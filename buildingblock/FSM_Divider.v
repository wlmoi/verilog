==> flow/design.v <==
`timescale 1ns / 1ps
module FSM_Divider #(parameter M = 8, parameter N = 8) (
    input clk,                     
    input rst,                     
    input start,                   
    input signed [M-1:0] A,         
    input signed [N-1:0] B,         
    output reg signed [M-1:0] QUOTIENT,   
    output reg signed [N-1:0] REMAINDER,  
    output reg done                
);
    typedef enum reg [1:0] {IDLE, INIT, DIVIDE, FINISH} state_t;
    state_t state;
    reg signed [M:0] dividend;   
    reg signed [N-1:0] divisor;  
    reg signed [M-1:0] quotient;
    reg [M-1:0] count;           
    always @(posedge clk or posedge rst) begin
        if (rst) begin
            state      <= IDLE;
            QUOTIENT   <= 0;
            REMAINDER  <= 0;
            done       <= 0;
            dividend   <= 0;
            divisor    <= 0;
            quotient   <= 0;
            count      <= 0;
        end else begin
            case (state)
                IDLE: begin
                    if (start) begin
                        state <= INIT;
                    end
                end
                INIT: begin
                    done      <= 0;
                    quotient  <= 0;
                    count     <= M;
                    if (B == 0) begin
                        QUOTIENT  <= 0;  
                        REMAINDER <= 0;
                        state     <= FINISH;
                    end else begin
                        dividend  <= A;
                        divisor   <= B;
                        state     <= DIVIDE;
                    end
                end
                DIVIDE: begin
                    if (count > 0) begin
                        dividend = dividend - divisor;   
                        quotient = (quotient << 1) | (dividend >= 0);   
                        count    = count - 1;
                    end else begin
                        state <= FINISH;
                    end
                end
                FINISH: begin
                    QUOTIENT  <= quotient;
                    REMAINDER <= dividend;  
                    done      <= 1;
                    state     <= IDLE;  
                end
            endcase
        end
    end
endmodule
# ---- From RTL to reports: FSM_Divider
# Tool output for the design above, in the order of the flow.
# Line numbers count from 1 in the design file above.
# Operators: Yosys type, input widths -> output width; for muxes data width and select width s.
# Cell names lack the library's common part.
# The mark n/a stands for no value.
dict set report setup {
  top_module {FSM_Divider}
  clk_port {clk}
  lib {sky130hd}
  pvt_corner {tt_025C_1v80}
}

# ---- Word-level counts
# Yosys after proc, flatten, opt, wreduce and memory -nomap, before mapping. Memory bits, and registers merged into a memory's read port (data or address), are not among the register bits. Print and check cells are not counted. Equal cells are merged and count once.
dict set report bits {
  word_cells 48
  inputBits 19
  out_inout_bits 17
  ff_bits 52
}
dict set report op_classes {
  eq_ne 8
  n_reduce_logical 10
  cmp 2
  addsub 2
  n_logic 3
  mux 15
}
# op count
set ops {}
lappend ops {{$pmux 8 s2} 4}
lappend ops {{$mux 8} 3}
lappend ops {{$pmux 9 s2} 1}
lappend ops {{$mux 9} 2}
lappend ops {{$ne 2x2->1 const B} 5}
lappend ops {{$ge 9x1->1 const B} 1}
lappend ops {{$sub 9x8->9} 1}
lappend ops {{$sub 8x1->8 const B} 1}
lappend ops {{$gt 8x1->1 const B} 1}
lappend ops {{$or 8x1->8} 1}
lappend ops {{$logic_not 8->1} 1}
lappend ops {{$pmux 2 s4} 1}
lappend ops {{$reduce_and 2->1} 3}
lappend ops {{$reduce_and 3->1} 2}
lappend ops {{$eq 2x2->1 const B} 2}
lappend ops {{$reduce_bool 4->1} 1}
lappend ops {{$mux 2} 2}
lappend ops {{$not 1->1} 2}
lappend ops {{$eq 2x1->1 const B} 1}
lappend ops {{$logic_not 2->1} 1}
lappend ops {{$reduce_bool 2->1} 1}
lappend ops {{$reduce_or 2->1} 1}
lappend ops {{$pmux 1 s2} 1}
lappend ops {{$mux 1} 1}

# ---- Longest topological paths
# Yosys ltp: most cells in a row. Word level: on the elaborated netlist, between registers, memories and ports. Mapped: between sequential cells and ports; inverters and the memories' decode and read muxes count.
dict set report depth {
  ltp_word 5
  ABC_AREA 0
  depth_mapped 9
  mapped_depth_nobuf 9
}

# ---- After synthesis
# Yosys stat after the flow's synthesis: flattened, memories mapped to cells. It holds for the ABC_AREA given above (unset counts as 0); a run with the other value may have another netlist.
# The area totals of this step are shown rounded.
# cell count area_total_um2
set types {}
lappend types {dfrtp_1 53 1.33E+03}
lappend types {a22o_1 18 157.651}
lappend types {ha_1 10 125.12}
lappend types {nand2_1 33 123.869}
lappend types {a22o_2 8 80.077}
lappend types {inv_1 17 63.811}
lappend types {xnor2_1 7 61.309}
lappend types {o21ai_0 12 60.058}
lappend types {nor2_1 13 48.797}
lappend types {a21o_1 6 45.043}
lappend types {a21oi_1 9 45.043}
lappend types {xor2_1 5 43.792}
lappend types {mux2i_1 4 40.038}
lappend types {nand3_1 6 30.029}
lappend types {dfstp_2 1 26.275}
lappend types {buf_2 5 25.024}
lappend types {nor4_1 4 25.024}
lappend types {nor4_4 1 21.27}
# Other cell types: 27; their cells: 32.
dict set report mapped {
  ffs 54
  yosys_area_um2 2620
  cell_count 244
  buffers 8
}

# ---- Path before layout
# Source: OpenSTA report_checks on the synthesized netlist (no wires, ideal clock, input and output delay 20% of the period each), path of least setup slack; recovery checks are left aside. Register names are those of the netlist, which keeps one name where synthesis merged equal registers.
dict set report synth_timing {
  kind {flip-flop to flip-flop}
  startpoint {register dividend[0]}
  endpoint {register quotient[0]}
  arrival_ps 2146
  required_time_ps 3999
  path_delay_ps 2267
  setup_ps 121
  path_slack_ps 1853
  driving_pins 10
  launch_ps 0
  tclk_ps 4120
  synth_period_reached_ps 2267
}
# "path_delay_ps" = arrival - input delay + setup time.
# "driving_pins" counts driving pins, that of a launching flip-flop among them; a cell with two outputs on the path counts twice.
# "synth_period_reached_ps" is the clock period less the worst setup slack; recovery checks do not enter. This is arithmetic on one report: input and output delays are still those of the set period (20% each).
# The rows between start and end are the longest chain of elaborated cells between them; the timing report does not say that the signal goes this way. Where chains are equally long, one stands for them.
# Each line given opens the expression or statement behind the cell; cells for indexed reads and writes are added by Yosys, which also makes memories of some case tables.
# A register here has more assigning lines than the two given.
dict set report synth_via {
  path_cell_list {dfrtp_1 -> inv_1 -> ha_1 -> inv_1 -> fa_1 -> a21o_1 -> a221oi_1 -> o21ai_0 -> xnor2_1 -> a22o_2}
  elab_chain_len 5
}
# element line
set synth_rtl {}
lappend synth_rtl {{start, declared} 14} ;# reg signed [M:0] dividend;
lappend synth_rtl {{start, assigned} 24} ;# dividend   <= 0;
lappend synth_rtl {{start, assigned} 51} ;# dividend = dividend - divisor;
lappend synth_rtl {{$sub 9x8->9} 51}
lappend synth_rtl {{$ge 9x1->1} 52} ;# quotient = (quotient << 1) | (dividend >= 0);
lappend synth_rtl {{$or 8x1->8} 52}
lappend synth_rtl {{$mux 8} 50} ;# if (count > 0) begin
lappend synth_rtl {{$pmux 8 s2} 29} ;# case (state)
lappend synth_rtl {{end, assigned} 26} ;# quotient   <= 0;
lappend synth_rtl {{end, assigned} 52}
lappend synth_rtl {{end, declared} 16} ;# reg signed [M-1:0] quotient;

# ---- Timing after layout
# Path of least setup slack in the final report of record 2 (OpenROAD, finished layout, wires in). Where an end is a register, its clock arrival counts in the times.
# The path's times are printed in steps of 10 ps; the period is the one set.
dict set report layout_timing {
  kind {flip-flop to flip-flop}
  startpoint {register dividend[0]}
  endpoint {register quotient[0]}
  launch_ps 300
  arrival_ps 2600
  required_time_ps 1700
  tclk_ps 1490
  setup_ps 100
  path_slack_ps -900
  driving_pins 11
}
# The rows between start and end are the longest chain of elaborated cells between them; the timing report does not say that the signal goes this way. Where chains are equally long, one stands for them.
# A register here has more assigning lines than the two given.
dict set report layout_via {
  path_cell_list {dfrtp_1 -> inv_2 -> ha_4 -> inv_2 -> fa_2 -> a21o_1 -> a221oi_4 -> buf_4 -> o21ai_2 -> xnor2_2 -> a22o_2}
  elab_chain_len 5
}
# element line
set layout_rtl {}
lappend layout_rtl {{start, declared} 14} ;# reg signed [M:0] dividend;
lappend layout_rtl {{start, assigned} 24} ;# dividend   <= 0;
lappend layout_rtl {{start, assigned} 51} ;# dividend = dividend - divisor;
lappend layout_rtl {{$sub 9x8->9} 51}
lappend layout_rtl {{$ge 9x1->1} 52} ;# quotient = (quotient << 1) | (dividend >= 0);
lappend layout_rtl {{$or 8x1->8} 52}
lappend layout_rtl {{$mux 8} 50} ;# if (count > 0) begin
lappend layout_rtl {{$pmux 8 s2} 29} ;# case (state)
lappend layout_rtl {{end, assigned} 26} ;# quotient   <= 0;
lappend layout_rtl {{end, assigned} 52}
lappend layout_rtl {{end, declared} 16} ;# reg signed [M-1:0] quotient;

; Top module FSM_Divider; platform sky130hd; tools Yosys and OpenROAD; 2 stored runs in no particular order. Input and output delays are each 20% of the period that was set; the output load is 0.01 pF.
; By "achievedPeriod_ps" is meant the clock period of the run minus its worst setup slack. This is arithmetic on one report: input and output delays are still those of the set period (20% each).
; By "critical_path_time_ps" is meant the share of the clock period that the worst setup path is allowed (20% is reserved at inputs, 20% at outputs), minus its slack. Clock arrival times at its registers enter into it.
; "design_power_w" rests on the timing tool's default activity at the inputs, not on a simulated workload.
; "critical_path_time_ps" is known to 10 ps.
; Results are given in rounded form.

[record 1: settings]
period_ns = 2.1
CORE_UTILIZATION = 67
PLACE_DENSITY_LB_ADDON = 0.02
CORE_MARGIN = 8
CELL_PAD_IN_SITES_DETAIL_PLACEMENT = 2
GPL_TIMING_DRIVEN = 1
CAP_MARGIN = 35
MIN_ROUTING_LAYER = met2
SLEW_MARGIN = 20
[record 1: results]
outcome = unfinished; error DPL-0033 in placement

[record 2: settings]
period_ns = 1.49
CORE_UTILIZATION = 41
PLACE_DENSITY_LB_ADDON = 0.11
CORE_ASPECT_RATIO = 0.85
CELL_PAD_IN_SITES_DETAIL_PLACEMENT = 1
GPL_TIMING_DRIVEN = 0
GPL_ROUTABILITY_DRIVEN = 0
CTS_CLUSTER_DIAMETER = 385
SLEW_MARGIN = 40
MIN_ROUTING_LAYER = met2
CAP_MARGIN = 20
CORE_MARGIN = 2
[record 2: results]
critical_path_time_ps = 2390
worstPathKind = flip-flop to flip-flop
achievedPeriod_ps = 2392
die_footprint_um2 = 7040
tns_setup_ps = -7760
worst_setup_slack_ps = -902
design_power_w = 0.0086
synthesis_area_um2 = 2620
stdcell_area_um2 = 3790
finalUtil_pct = 62.3
